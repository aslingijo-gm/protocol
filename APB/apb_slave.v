==> flow/design.v <==
`timescale 1ns / 1ps
module apb_slave #(parameter WIDTH = 8)(
        input pclk,
        input preset,
        input pwrite ,
        output reg pready ,
        input psel,
        input penable,
        input [WIDTH-1:0]paddr,
        input [WIDTH-1:0]pwdata,
        output reg [WIDTH-1:0]prdata
    );
    reg [WIDTH-1:0] memory [7:0];
    always @ ( posedge pclk or posedge preset ) begin
        $monitor( " memory = %p " , memory );
        if ( preset ) begin
            prdata <= 0 ;
            pready <= 0 ;
        end
        else begin
            if ( psel & penable ) begin
                pready <= 1 ;
                if( pwrite ) begin
                    memory[paddr] <= pwdata ;
                end
                else begin
                    prdata <= memory[paddr] ;
                end
            end
            else begin
                pready <= 0 ;
            end
        end
    end
endmodule
-- Reports on apb_slave
The steps from the RTL of apb_slave to its reports follow in flow order.
Lines are those of the file above, counted from 1.
Operators carry their Yosys type and port widths (W data, S select, Z words).
Cell names lack the library's common part.
A cell with -- has no value.
- top: apb_slave
- clock input: pclk
- standard-cell library: sky130hd
- library corner: tt_025C_1v80

-- Word level
Yosys after proc, flatten, opt, wreduce and memory -nomap, before mapping. Print and check cells are not counted. Equal cells are merged and count once.
- flip-flop bits (word level): 73
- bits in latches at 0
- memory bits (writable) at 0
- ROM bits at 0
- clocked read ports x word width at 0
- memories kept at 0
- noted input bits: 21
- noted output and inout port bits: 9
- word-level cells: 32
- $add $sub $neg at 0
- $mul at 0
- div/mod/pow operators: 0
- order comparisons at 0
- eq/ne operators at 7
- shift operators at 0
- multiplexer cells: 2
- bitwise operators at 3
- noted reduce/logical cells: 10
- operator list (operator ; number):
    $pmux W8 S8 ; 1
    $reduce_and A4 Y1 ; 8
    $eq A3 B3 Y1 const B ; 4
    $eq A3 B2 Y1 const B ; 2
    $eq A3 B1 Y1 const B ; 1
    $logic_not A3 Y1 ; 1
    $not A1 Y1 ; 2
    $reduce_and A2 Y1 ; 1
    $and A1 B1 Y1 ; 1
    $mux W1 ; 1

-- Logic depth
Depth = most cells in a row (Yosys ltp): at word level without a register or memory, in the mapped netlist without a sequential cell, where the memories' decode and read muxes count.
- depth after elaboration at 2
- ABC_AREA: 0
- mapped depth: 6
- gate-level depth less buffers: 4

-- Netlist
Source: synth_stat.txt of the flow (Yosys; design flattened, memories mapped). It holds for the ABC_AREA given above (unset counts as 0); a run with the other value may have another netlist.
- noted standard cells after synthesis: 182
- synthesis area: 2896.5 um^2
- flip-flop cells: 73
- noted buffers: 11
- cell types (cell ; number ; area in all (um^2)):
    edfxtp_1 ; 64 ; 1.92E+03
    dfrtp_1 ; 9 ; 225.216
    mux2i_1 ; 19 ; 190.182
    a211oi_1 ; 8 ; 60.058
    nor3b_1 ; 8 ; 60.058
    o22ai_1 ; 9 ; 56.304
    nor2_1 ; 14 ; 52.55
    nand2_1 ; 10 ; 37.536
    o21ai_0 ; 7 ; 35.034
    nand2b_1 ; 4 ; 25.024
    buf_4 ; 3 ; 22.522
    buf_6 ; 2 ; 22.522
    mux4_2 ; 1 ; 22.522
    o31ai_1 ; 3 ; 22.522
    a22o_1 ; 2 ; 17.517
    buf_2 ; 3 ; 15.014
    buf_8 ; 1 ; 15.014
    nand3_1 ; 3 ; 15.014
Other cell types: 12; their cells: 12.

-- Timing after synthesis
OpenSTA on the mapped netlist: ideal clock, no wires. The path of least setup slack (recovery checks aside). Input and output delay are each 20% of the period. Register names are those of the netlist, which keeps one name where synthesis merged equal registers.
- path kind: input -> register
- start point: input paddr[2]
- end point: register memory[4][0]
- clock period at 2.58 ns
- noted input delay: 0.516 ns
- arrival at 1.607 ns
- slack at 0.589 ns
- path delay: 1.474 ns
- stages on the path: 4
- period reached after synthesis at 1.991 ns
"path delay" = arrival - input delay + setup time.
"stages on the path" counts driving pins, that of a launching flip-flop among them; a cell with two outputs on the path counts twice.
"period reached after synthesis" = period - worst setup slack (recovery checks aside). The figure is calculated, with input and output delays left at 20% of the set period.
The rows between start and end are the longest chain of elaborated cells between them; the timing report does not say that the signal goes this way. Where chains are equally long, one stands for them.
A line is the first line of the expression or statement that the cell stems from. Yosys adds cells for indexed reads and writes and turns some case tables into memories.
- cells stage by stage: buf_6 -> buf_2 -> nand4_1 -> nor3_1
- cells in the longest elaborated chain: 2
- noted elaborated cells on any way between the ends: 2
- ends and longest elaborated chain, post-synthesis (item ; RTL line ; text):
    from (decl) ; 9 ; input [WIDTH-1:0]paddr,
    $eq A3 B3 Y1 ; 24 ; memory[paddr] <= pwdata ;
    $reduce_and A4 Y1 ; -- ;
    to (assign) ; 24 ;
    to (decl) ; 13 ; reg [WIDTH-1:0] memory [7:0];

-- Worst path after layout
Path of least setup slack in the final report of job 1 (OpenROAD, finished layout, wires in). Where an end is a register, its clock arrival counts in the times.
- path kind: input -> register
- start point: input paddr[1]
- end point: register memory[5][7]
- clock period at 1.89 ns
- noted input delay: 0.38 ns
- arrival at 1.91 ns
- slack at -0.04 ns
- stages on the path: 4
The rows between start and end are the longest chain of elaborated cells between them; the timing report does not say that the signal goes this way. Where chains are equally long, one stands for them.
- cells stage by stage: clkdlybuf4s50_1 -> buf_4 -> nand2b_1 -> nor2_2
- cells in the longest elaborated chain: 2
- noted elaborated cells on any way between the ends: 2
- ends and longest elaborated chain, post-layout (item ; RTL line ; text):
    from (decl) ; 9 ; input [WIDTH-1:0]paddr,
    $eq A3 B3 Y1 ; 24 ; memory[paddr] <= pwdata ;
    $reduce_and A4 Y1 ; -- ;
    to (assign) ; 24 ;
    to (decl) ; 13 ; reg [WIDTH-1:0] memory [7:0];

Top module apb_slave; platform sky130hd; tools Yosys and OpenROAD; 2 stored runs in no particular order. Input and output delays are each 20% of the period that was set; the output load is 0.01 pF.
"clock period achieved": clock period set for the run, less the worst setup slack. It is reckoned from that one timing run; input and output delays stay at 20% of the period that was set.
"time on the worst setup path": the worst setup path's part of the clock period (all of it between registers, 20% less for each end at a port) less its slack. A launch clock that arrives late makes it longer, a capture clock that arrives late makes it shorter.

Job 1

==> flow/run.sh <==
#!/bin/bash
# the make line also repeats the synthesis and layout settings of config.mk as NAME=value (left out here)
make -C /OpenROAD-flow-scripts/flow DESIGN_CONFIG=/design/flow/config.mk WORK_HOME=/design/flow/orfs CLKGATE_MAP_FILE= finish
==> flow/config.mk <==
export PLATFORM = sky130hd
export DESIGN_NAME = apb_slave
export DESIGN_NICKNAME = apb_slave
export VERILOG_FILES = /design/flow/design.v
export SDC_FILE = /design/flow/constraint.sdc
export NUM_CORES = 4
export LEC_CHECK = 0
export CAP_MARGIN = 20
export CORE_MARGIN = 5
export CORE_UTILIZATION = 51
export CTS_CLUSTER_DIAMETER = 355
export GPL_ROUTABILITY_DRIVEN = 1
export GPL_TIMING_DRIVEN = 0
export HOLD_SLACK_MARGIN = 0.14
export MIN_ROUTING_LAYER = met1
export PLACE_DENSITY = 0.78
export SETUP_SLACK_MARGIN = -0.02
export SLEW_MARGIN = 20
export TNS_END_PERCENT = 30
==> flow/constraint.sdc <==
create_clock -name core_clock -period 1.89 [get_ports {pclk}]
set_input_delay 0.3780 -clock core_clock [delete_from_list [all_inputs] [get_ports {pclk}]]
set_output_delay 0.3780 -clock core_clock [all_outputs]
set_load 0.01 [all_outputs]

Measured in job 1:
- synthesized cell area: 2896.5 um^2
- clock period achieved: 1.927 ns
- worst slack on setup checks: -0.037 ns
- full die area at 7286.3 um^2
- time on the worst setup path: 1.55 ns
- kind of the worst setup path: input -> register
- setup TNS at -0.540 ns
- final utilization at 0.628

Job 2

==> flow/run.sh <==
#!/bin/bash
# the make line also repeats the synthesis and layout settings of config.mk as NAME=value (left out here)
make -C /OpenROAD-flow-scripts/flow DESIGN_CONFIG=/design/flow/config.mk WORK_HOME=/design/flow/orfs CLKGATE_MAP_FILE= finish
==> flow/config.mk <==
export PLATFORM = sky130hd
export DESIGN_NAME = apb_slave
export DESIGN_NICKNAME = apb_slave
export VERILOG_FILES = /design/flow/design.v
export SDC_FILE = /design/flow/constraint.sdc
export NUM_CORES = 4
export LEC_CHECK = 0
export CAP_MARGIN = 20
export CORE_MARGIN = 2
export CORE_UTILIZATION = 40
export SLEW_MARGIN = 20
==> flow/constraint.sdc <==
create_clock -name core_clock -period 2.45 [get_ports {pclk}]
set_input_delay 0.4900 -clock core_clock [delete_from_list [all_inputs] [get_ports {pclk}]]
set_output_delay 0.4900 -clock core_clock [all_outputs]
set_load 0.01 [all_outputs]

Measured in job 2:
- synthesized cell area: 2896.5 um^2
- clock period achieved: 1.894 ns
- worst slack on setup checks: 0.556 ns
- full die area at 7937.9 um^2
- time on the worst setup path: 1.40 ns
- kind of the worst setup path: input -> register
- setup TNS at 0.000 ns
- final utilization at 0.491
